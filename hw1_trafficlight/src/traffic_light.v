==> flow/design.v <==
module traffic_light (
    input  clk,
    input  rst,
    input  pass,
    output reg R,
    output reg G,
    output reg Y
);
parameter none = 2'h0;
parameter red  = 2'h1;
parameter yellow = 2'h2;
parameter green = 2'h3;
reg [14:0] count;
reg [1:0] state;
reg state_1;
initial begin
    count <= 0;
    state <= green;
    state_1 <= 1;
end
always @(posedge clk or posedge rst) begin
    if(rst) begin
        count = 0;
    end
    else if(count < 3071) begin
        if(pass & (~state_1)) begin
            count = 0;
        end
        else
            count = count + 1;
    end
    else 
        count = 0;
end
always @(posedge clk) begin
    if(count < 1024) begin
        state = green;
        state_1 = 1;
    end
    else if(count < 1152) begin
        state = none;
        state_1 = 0;
    end
    else if(count < 1280) begin
        state = green;
        state_1 = 0;
    end
    else if(count < 1408) begin
        state = none;
        state_1 = 0;
    end
    else if(count < 1536) begin
        state = green;
        state_1 = 0;
    end
    else if(count < 2048) begin
        state = yellow;
        state_1 = 0;
    end
    else if(count < 3072) begin
        state = red;
        state_1 = 0;
    end
end
always @(state) begin
    case(state)
        none: begin
            R = 0;
            G = 0;
            Y = 0;
            end
        red: begin
            R = 1;
            G = 0;
            Y = 0;
            end
        yellow: begin
            R = 0;
            G = 0;
            Y = 1;
            end
        green: begin
            R = 0;
            G = 1;
            Y = 0;
            end
    endcase
end
endmodule
==> Reports on traffic_light <==
The steps from the RTL of traffic_light to its reports follow in flow order.
Line numbers count from 1 in the design file above.
Cell names lack the library's common part.
{ "design": {"top_module": "traffic_light", "clock_port": "clk", "cell_library": "sky130hd", "corner": "tt_025C_1v80"} }

==> Elaborated design <==
Source: Yosys, flattened and elaborated, memories not mapped. Widths are those after wreduce. Registers that Yosys merges into a memory's read port (data or address) are not register bits. Print and check cells do not count. Equal cells are merged and count once.
{ "bits": {"out_inout_bits": 3, "elab_cells": 39, "inputBits": 3, "reg_bits": 18} }
{ "op_classes": {"n_cmp": 8, "muxes": 17, "reduce_and_logical": 5, "equal": 3, "n_logic": 2, "addsub": 1} }
{ "op_table": {"columns": ["op", "n"], "rows": [
  ["15-bit by 11-bit less-than comparator with 1-bit output (second input constant)", 5],
  ["15-bit by 12-bit less-than comparator with 1-bit output (second input constant)", 3],
  ["15-bit 2-to-1 mux", 2],
  ["15-bit by 1-bit adder with 15-bit output (second input constant)", 1],
  ["2-bit 2-to-1 mux", 6],
  ["3-bit OR reduction", 3],
  ["6-bit nonzero test", 1],
  ["1-bit case mux with 2-bit select", 3],
  ["1-bit 2-to-1 mux", 6],
  ["2-bit equality test (second input constant)", 2],
  ["2-bit by 1-bit equality test with 1-bit output (second input constant)", 1],
  ["2-bit logical NOT", 1],
  ["1-bit AND", 1],
  ["1-bit inverter", 1]
]} }

==> Depth <==
Yosys ltp: most cells in a row. Word level: on the elaborated netlist, between registers, memories and ports. Mapped: between sequential cells and ports; inverters and the memories' decode and read muxes count.
{ "logic_depth": {"depth_word": 7, "ABC_AREA": 0, "depth_mapped": 4} }

==> Synthesis result <==
The flow's flattened synthesis, as Yosys stat reports it; memories are mapped. The netlist is that of the ABC_AREA named above (0 if unset); the other value can give another one.
The area totals of this step are shown rounded.
{ "synth_totals": {"flip_flops": 18, "synth_area_um2": 871, "cell_count": 80} }
{ "by_type": {"columns": ["type", "n", "area_total_um2"], "rows": [
  ["dfrtp_1", 15, 375.36],
  ["dfxtp_1", 3, 60.058],
  ["a221oi_1", 5, 43.792],
  ["nand4_4", 2, 42.541],
  ["a211oi_1", 4, 30.029],
  ["or4_1", 3, 22.522],
  ["nand3_1", 4, 20.019],
  ["o21ai_0", 4, 20.019],
  ["nand2_1", 5, 18.768],
  ["nand2b_1", 3, 18.768],
  ["or3_1", 3, 18.768],
  ["a22o_1", 2, 17.517],
  ["xnor2_1", 2, 17.517],
  ["a21oi_1", 3, 15.014],
  ["a221oi_2", 1, 15.014],
  ["inv_1", 4, 15.014],
  ["o31ai_1", 2, 15.014],
  ["or3_2", 2, 15.014]
]} }
Other cell types: 11; their cells: 13.

==> Timing after synthesis <==
Path of least setup slack by OpenSTA after synthesis, without wires, with an ideal clock, recovery checks aside; 20% of the period is set as input and as output delay. Where synthesis merged equal registers, the netlist keeps one of their names.
{ "synth_path": {"path_kind": "register to register", "startpoint": "reg count[0]", "endpoint": "reg count[8]", "stages": 5, "path_slack_ps": 1163, "required_ps": 2596, "clock_period_ps": 2700, "setup_time_ps": 104, "arrival_ps": 1433, "delay_ps": 1537, "t_first_pin_ps": 0, "synth_period_reached_ps": 1537} }
"delay_ps" = arrival - input delay + setup time.
"stages": output pins that drive a net of the path, with the launching flip-flop's if there is one; two outputs of one cell count as two.
"synth_period_reached_ps" = period - worst setup slack (recovery checks aside). The figure is calculated, with input and output delays left at 20% of the set period.
The rows between start and end are the longest chain of elaborated cells between them; the timing report does not say that the signal goes this way. Where chains are equally long, one stands for them.
Each line given opens the expression or statement behind the cell; cells for indexed reads and writes are added by Yosys, which also makes memories of some case tables.
At most two assigning lines are given for a register; there are more.
{ "synth_between": {"path_cell_list": "dfrtp_1 > ha_1 > nand3_1 > or3_2 > a221oi_1", "elab_chain_len": 3, "cone_cells": 4, "cone_lines": 3} }
{ "synth_rtl": {"columns": ["item", "line_no", "source"], "rows": [
  ["start, declared", 13, "reg [14:0] count;"],
  ["start, assigned", 23, "count = 0;"],
  ["start, assigned", 30, "count = count + 1;"],
  ["15-bit by 1-bit adder with 15-bit output", 30, null],
  ["15-bit 2-to-1 mux", 26, "if(pass & (~state_1)) begin"],
  ["15-bit 2-to-1 mux", 25, "else if(count < 3071) begin"],
  ["end, assigned", 23, null],
  ["end, assigned", 30, null],
  ["end, declared", 13, null]
]} }

==> Timing after layout <==
From the final timing report of run A: the path of least setup slack in the routed layout; clock arrival at registers is part of the times.
The path's times are printed in steps of 10 ps; the period is the one set.
{ "layout_path": {"path_kind": "register to output", "startpoint": "reg state[1]", "endpoint": "out Y", "path_slack_ps": 170, "clock_period_ps": 1880, "arrival_ps": 1340, "t_first_pin_ps": 300, "stages": 3, "required_ps": 1500} }
The rows between start and end are the longest chain of elaborated cells between them; the timing report does not say that the signal goes this way. Where chains are equally long, one stands for them.
At most two assigning lines are given for a register; there are more.
{ "layout_between": {"path_cell_list": "dfxtp_1 > nor2b_1 > clkdlybuf4s50_1", "elab_chain_len": 3, "cone_cells": 6, "cone_lines": 1} }
{ "layout_rtl": {"columns": ["item", "line_no", "source"], "rows": [
  ["start, declared", 14, "reg [1:0] state;"],
  ["start, assigned", 37, "state = green;"],
  ["start, assigned", 41, "state = none;"],
  ["2-bit equality test", 66, "case(state)"],
  ["3-bit OR reduction", null, null],
  ["1-bit case mux with 2-bit select", 66, null],
  ["end, declared", 7, "output reg Y"]
]} }

Appendix: measured runs

Settings and measured results of 2 stored flow runs for module traffic_light (sky130hd), not sorted in any way. The constraints put input and output delay at 20% of the set period each and load the outputs with 0.01 pF.
"achievedPeriod_ps": clock period set for the run, less the worst setup slack. It is reckoned from that one timing run; input and output delays stay at 20% of the period that was set.
"totalPower_uw" is the tool's figure for a default switching activity; nothing was simulated.
Values from the reports are rounded here.
[
  {
    "run": "run A",
    "settings": { "period_ns": 1.88, "CORE_UTILIZATION": 62, "SETUP_SLACK_MARGIN": -0.19, "CORE_MARGIN": 4, "CELL_PAD_IN_SITES_GLOBAL_PLACEMENT": 1, "TNS_END_PERCENT": 5, "GPL_ROUTABILITY_DRIVEN": 1, "SLEW_MARGIN": 20, "MIN_ROUTING_LAYER": "met1", "MAX_ROUTING_LAYER": "met5", "CAP_MARGIN": 20 },
    "results": { "yosys.chip_area_um2": 871, "die_area_um2": 2070, "final_stdcell_area_um2": 991, "setup_worst_slack_ps": 167, "setup_tns_ps": 0, "totalPower_uw": 697, "achievedPeriod_ps": 1713 }
  },
  {
    "run": "run B",
    "settings": { "period_ns": 2.5, "CORE_UTILIZATION": 59, "SETUP_SLACK_MARGIN": -0.16, "CELL_PAD_IN_SITES_GLOBAL_PLACEMENT": 3, "CELL_PAD_IN_SITES_DETAIL_PLACEMENT": 0, "TNS_END_PERCENT": 5, "MIN_ROUTING_LAYER": "met1", "MAX_ROUTING_LAYER": "met4", "CAP_MARGIN": 20, "CORE_MARGIN": 2, "SLEW_MARGIN": 20 },
    "outcome": "no results, placement failed with GPL-0301"
  }
]
